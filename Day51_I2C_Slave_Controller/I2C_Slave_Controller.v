==> flow/design.v <==
module i2c_slave_controller (
    input wire clk,           
    input wire rst_n,         
    inout wire sda,           
    input wire scl,           
    output reg [7:0] data_out,  
    input wire [7:0] data_in,   
    output reg done,           
    output reg ack             
);
    parameter SLAVE_ADDR = 7'h50;  
    parameter CLK_FREQ = 100_000_000;  
    parameter I2C_FREQ = 100_000;  
    parameter CLK_PER_I2C = CLK_FREQ / I2C_FREQ;  
    parameter IDLE = 3'd0, ADDR = 3'd1, ACK1 = 3'd2, DATA = 3'd3, ACK2 = 3'd4, STOP = 3'd5;
    reg [2:0] state, next_state;
    reg [6:0] addr_reg;
    reg [7:0] data_reg;
    reg [3:0] bit_count;
    reg sda_out, sda_oe;  
    reg sda_reg, scl_reg;  
    reg start_detected, stop_detected;
    reg rw;  
    always @(posedge clk or negedge rst_n) begin
        if (!rst_n) begin
            sda_reg <= 1;
            scl_reg <= 1;
        end else begin
            sda_reg <= sda;
            scl_reg <= scl;
        end
    end
    always @(posedge clk or negedge rst_n) begin
        if (!rst_n) begin
            start_detected <= 0;
            stop_detected <= 0;
        end else begin
            start_detected <= scl_reg && sda_reg && !sda;
            stop_detected <= scl_reg && !sda_reg && sda;
        end
    end
    always @(posedge clk or negedge rst_n) begin
        if (!rst_n)
            state <= IDLE;
        else
            state <= next_state;
    end
    always @(*) begin
        next_state = state;
        case (state)
            IDLE: begin
                if (start_detected)
                    next_state = ADDR;
            end
            ADDR: begin
                if (bit_count == 7 && scl_reg && !scl)
                    next_state = ACK1;
            end
            ACK1: begin
                if (scl_reg && !scl)
                    next_state = DATA;
            end
            DATA: begin
                if (bit_count == 8 && scl_reg && !scl)
                    next_state = ACK2;
            end
            ACK2: begin
                if (scl_reg && !scl)
                    next_state = stop_detected ? STOP : IDLE;
            end
            STOP: begin
                next_state = IDLE;
            end
        endcase
    end
    always @(posedge clk or negedge rst_n) begin
        if (!rst_n) begin
            addr_reg <= 0;
            data_reg <= 0;
            bit_count <= 0;
            sda_out <= 1;
            sda_oe <= 0;
            data_out <= 0;
            done <= 0;
            ack <= 1;
            rw <= 0;
        end else begin
            done <= 0;
            case (state)
                IDLE: begin
                    bit_count <= 0;
                    sda_oe <= 0;
                    sda_out <= 1;
                    ack <= 1;
                end
                ADDR: begin
                    if (!scl_reg && scl) begin  
                        addr_reg[6-bit_count] <= sda_reg;
                        bit_count <= bit_count + 1;
                    end
                end
                ACK1: begin
                    if (!scl_reg && scl) begin
                        sda_oe <= 1;
                        sda_out <= (addr_reg == SLAVE_ADDR) ? 0 : 1;  
                        ack <= (addr_reg != SLAVE_ADDR);  
                        rw <= sda_reg;  
                    end
                end
                DATA: begin
                    if (!scl_reg && scl) begin
                        if (rw) begin  
                            sda_oe <= 1;
                            sda_out <= data_in[7-bit_count];
                        end else begin  
                            data_reg[7-bit_count] <= sda_reg;
                        end
                        bit_count <= bit_count + 1;
                    end
                end
                ACK2: begin
                    if (!scl_reg && scl) begin
                        if (rw) begin
                            sda_oe <= 0;  
                        end else begin
                            sda_oe <= 1;
                            sda_out <= 0;  
                            data_out <= data_reg;
                            done <= 1;
                        end
                    end
                end
                STOP: begin
                    done <= 1;
                    sda_oe <= 0;
                    sda_out <= 1;
                end
            endcase
        end
    end
    assign sda = sda_oe ? sda_out : 1'bz;
endmodule
# Tool chain data of i2c_slave_controller
# Tool output for the design above, in the order of the flow.
# Line numbers count from 1 in the design file above.
# Cell names lack the library's common part.
# The mark n/a stands for no value.
# inputs
top_module	i2c_slave_controller
clk_port	clk
cell_library	sky130hd
corner	tt_025C_1v80

# After elaboration
# Source: Yosys, flattened and elaborated, memories not mapped. Widths are those after wreduce. Registers that Yosys merges into a memory's read port (data or address) are not register bits. Print and check cells do not count. Equal cells are merged and count once.
# word_totals
in_bits	11
output_inout_bits	11
ff_bits	39
word_cells	108
# classes
eq_ne	20
n_logic	7
reduce_and_logical	30
n_mux	27
shift	5
add_sub_neg	5
# op_table
cell	count
negator 32 -> 33 bit	2
variable shift 1 x 33 -> 7 bit	1
variable shift 1 x 33 -> 8 bit	1
variable shift 1 x 33 -> 7 bit (first input constant)	1
variable shift 1 x 33 -> 8 bit (first input constant)	1
indexed select 8 x 32 -> 1 bit	1
!= test 2 bit (second input constant)	10
case mux 3 bit (select 6 bit)	1
two-way mux 3 bit	6
two-way mux 1 bit	14
AND reduction 6 bit	2
logical AND 1 bit	10
subtractor 3 x 4 -> 5 bit (first input constant)	2
AND reduction 2 bit	4
bitwise AND 8 bit	1
OR 8 bit	1
inverter 8 bit	1
case mux 4 bit (select 2 bit)	1
case mux 1 bit (select 4 bit)	2
equality test 7 bit (second input constant)	1
!= test 7 bit (second input constant)	1
bitwise AND 7 bit	1
OR 7 bit	1
inverter 7 bit	1
equality test 3 x 2 -> 1 bit (second input constant)	2
equality test 3 bit (second input constant)	2
AND reduction 3 bit	2
nonzero test 6 bit	1
# Other operator kinds: 15; their cells: 20.

# Longest topological paths
# Depth = most cells in a row (Yosys ltp): at word level without a register or memory, in the mapped netlist without a sequential cell, where the memories' decode and read muxes count.
# depth
ltp_word	6
ABC_AREA	0
ltp_mapped	13
depth_no_buf	12

# Netlist
# The flow's flattened synthesis, as Yosys stat reports it; memories are mapped. The netlist is that of the ABC_AREA named above (0 if unset); the other value can give another one.
# The area totals of this step are shown rounded.
# by_type
type	count	area_total_um2
dfrtp_1	36	900.864
mux2_2	21	236.477
ha_1	15	187.68
dfstp_2	5	131.376
nand2_1	27	101.347
nor2_1	22	82.579
o21ai_0	14	70.067
nand3_1	13	65.062
inv_1	12	45.043
a21oi_1	8	40.038
nor3_1	8	40.038
a22o_1	4	35.034
o211ai_1	4	30.029
mux4_1	1	26.275
and3_1	4	25.024
nand2b_1	4	25.024
clkbuf_1	6	22.522
mux4_2	1	22.522
# Other cell types: 28; their cells: 40.
# synth_totals
mapped_area_um2	2420
mapped_cells	245
flip_flops	41
sequential_area_um2	1030
buffers	11

# Path before layout
# Source: OpenSTA report_checks on the synthesized netlist (no wires, ideal clock, input and output delay 20% of the period each), path of least setup slack; recovery checks are left aside. Register names are those of the netlist, which keeps one name where synthesis merged equal registers.
# synth_timing
path_type	flip-flop to flip-flop
from	reg bit_count[1]
to	reg addr_reg[1]
driving_pins	14
setup_time_ns	0.125
n_path_buf	1
t_required_ns	3.105
t_arrival_ns	2.818
path_slack_ns	0.287
t_first_pin_ns	0.000
period_ns	3.23
delay_ns	2.943
synth_period_reached_ns	2.943
# "delay_ns" = arrival - input delay + setup time.
# "driving_pins": output pins that drive a net of the path, with the launching flip-flop's if there is one; two outputs of one cell count as two.
# "synth_period_reached_ns" is the clock period less the worst setup slack; recovery checks do not enter. This is arithmetic on one report: input and output delays are still those of the set period (20% each).
# The rows between start and end are the longest chain of elaborated cells between them; the timing report does not say that the signal goes this way. Where chains are equally long, one stands for them.
# A line is the first line of the expression or statement that the cell stems from. Yosys adds cells for indexed reads and writes and turns some case tables into memories.
# A register here has more assigning lines than the two given.
# Where a signal picks the word or bit written, the line may be left out of the assigning lines.
# synth_via
cell_sequence	dfrtp_1 > ha_1 > buf_2 > xor2_1 > nand2_1 > a21o_1 > inv_1 > nand2_1 > ha_1 > nor2_1 > nand3_1 > nor4_4 > o2111ai_1 > mux2_2
elab_chain_cells	6
cone_cells	7
cone_lines	1
cone_classes	2 x add/sub; 2 x shift; 3 x logic
# synth_lines
item	line_no	source
start: declaration	19	reg [3:0] bit_count;
start: assignment	99	bit_count <= bit_count + 1;
start: assignment	118	bit_count <= bit_count + 1;
subtractor 3 x 4 -> 5 bit	98	addr_reg[6-bit_count] <= sda_reg;
negator 32 -> 33 bit	98
variable shift 1 x 33 -> 7 bit	98
inverter 7 bit	98
bitwise AND 7 bit	98
OR 7 bit	98
end: assignment	78	addr_reg <= 0;
end: declaration	17	reg [6:0] addr_reg;

# Timing after layout
# Path of least setup slack in the final report of job 1 (OpenROAD, finished layout, wires in). Where an end is a register, its clock arrival counts in the times.
# layout_timing
path_type	flip-flop to flip-flop
from	reg bit_count[0]
to	reg addr_reg[0]
t_required_ns	3.74
t_arrival_ns	3.01
setup_time_ns	0.11
driving_pins	10
t_first_pin_ns	0.30
period_ns	3.55
path_slack_ns	0.73
n_path_buf	0
# The rows between start and end are the longest chain of elaborated cells between them; the timing report does not say that the signal goes this way. Where chains are equally long, one stands for them.
# A register here has more assigning lines than the two given.
# Where a signal picks the word or bit written, the line may be left out of the assigning lines.
# layout_via
cell_sequence	dfrtp_2 > ha_4 > xor2_4 > nand2_2 > a21o_1 > ha_2 > or3_1 > a311oi_2 > o221ai_2 > mux2_2
elab_chain_cells	6
cone_cells	7
cone_lines	1
cone_classes	2 x add/sub; 2 x shift; 3 x logic
# layout_lines
item	line_no	source
start: declaration	19	reg [3:0] bit_count;
start: assignment	99	bit_count <= bit_count + 1;
start: assignment	118	bit_count <= bit_count + 1;
subtractor 3 x 4 -> 5 bit	98	addr_reg[6-bit_count] <= sda_reg;
negator 32 -> 33 bit	98
variable shift 1 x 33 -> 7 bit	98
inverter 7 bit	98
bitwise AND 7 bit	98
OR 7 bit	98
end: assignment	78	addr_reg <= 0;
end: declaration	17	reg [6:0] addr_reg;

# 2 stored runs of i2c_slave_controller in the flow (synthesis by Yosys, layout by OpenROAD, sky130hd cells), in arbitrary order. Constraints: input delay and output delay 20% of the set period each, output load 0.01 pF.
# "worst_setup_path_time_ns": the worst setup path's part of the clock period (all of it between registers, 20% less for each end at a port) less its slack. A launch clock that arrives late makes it longer, a capture clock that arrives late makes it shorter.
# By "power_total_mw" is meant OpenSTA's value without simulated activity: inputs other than the clock are taken to toggle once in ten clock periods, and the tool carries that through the logic.
# Values from the reports are rounded here.
# A setting shown as - is not set for that run.
run name	period_ns	CORE_UTILIZATION	SETUP_SLACK_MARGIN	PLACE_DENSITY_LB_ADDON	CELL_PAD_IN_SITES_DETAIL_PLACEMENT	CAP_MARGIN	SLEW_MARGIN	MIN_ROUTING_LAYER	CORE_MARGIN	PLACE_DENSITY	CELL_PAD_IN_SITES_GLOBAL_PLACEMENT	TNS_END_PERCENT	ABC_AREA	CTS_CLUSTER_DIAMETER	timing.setup.ws_ns	fin_tns_ns	final_hold_ws_ns	yosys_chip_area_um2	final_die_area_um2	worst_setup_path_time_ns	worst_path_kind	final_cell_area_um2	power_total_mw
job 1	3.55	27	0.9	0.28	1	5	10	met1	2	-	-	-	-	-	0.731	0.000	0.384	2420	9750	2.82	flip-flop to flip-flop	3370	3.33
job 2	5.95	51	-	-	-	15	15	-	2	0.58	2	25	0	233	2.38	0.000	0.391	2420	5320	3.57	flip-flop to flip-flop	2750	1.41
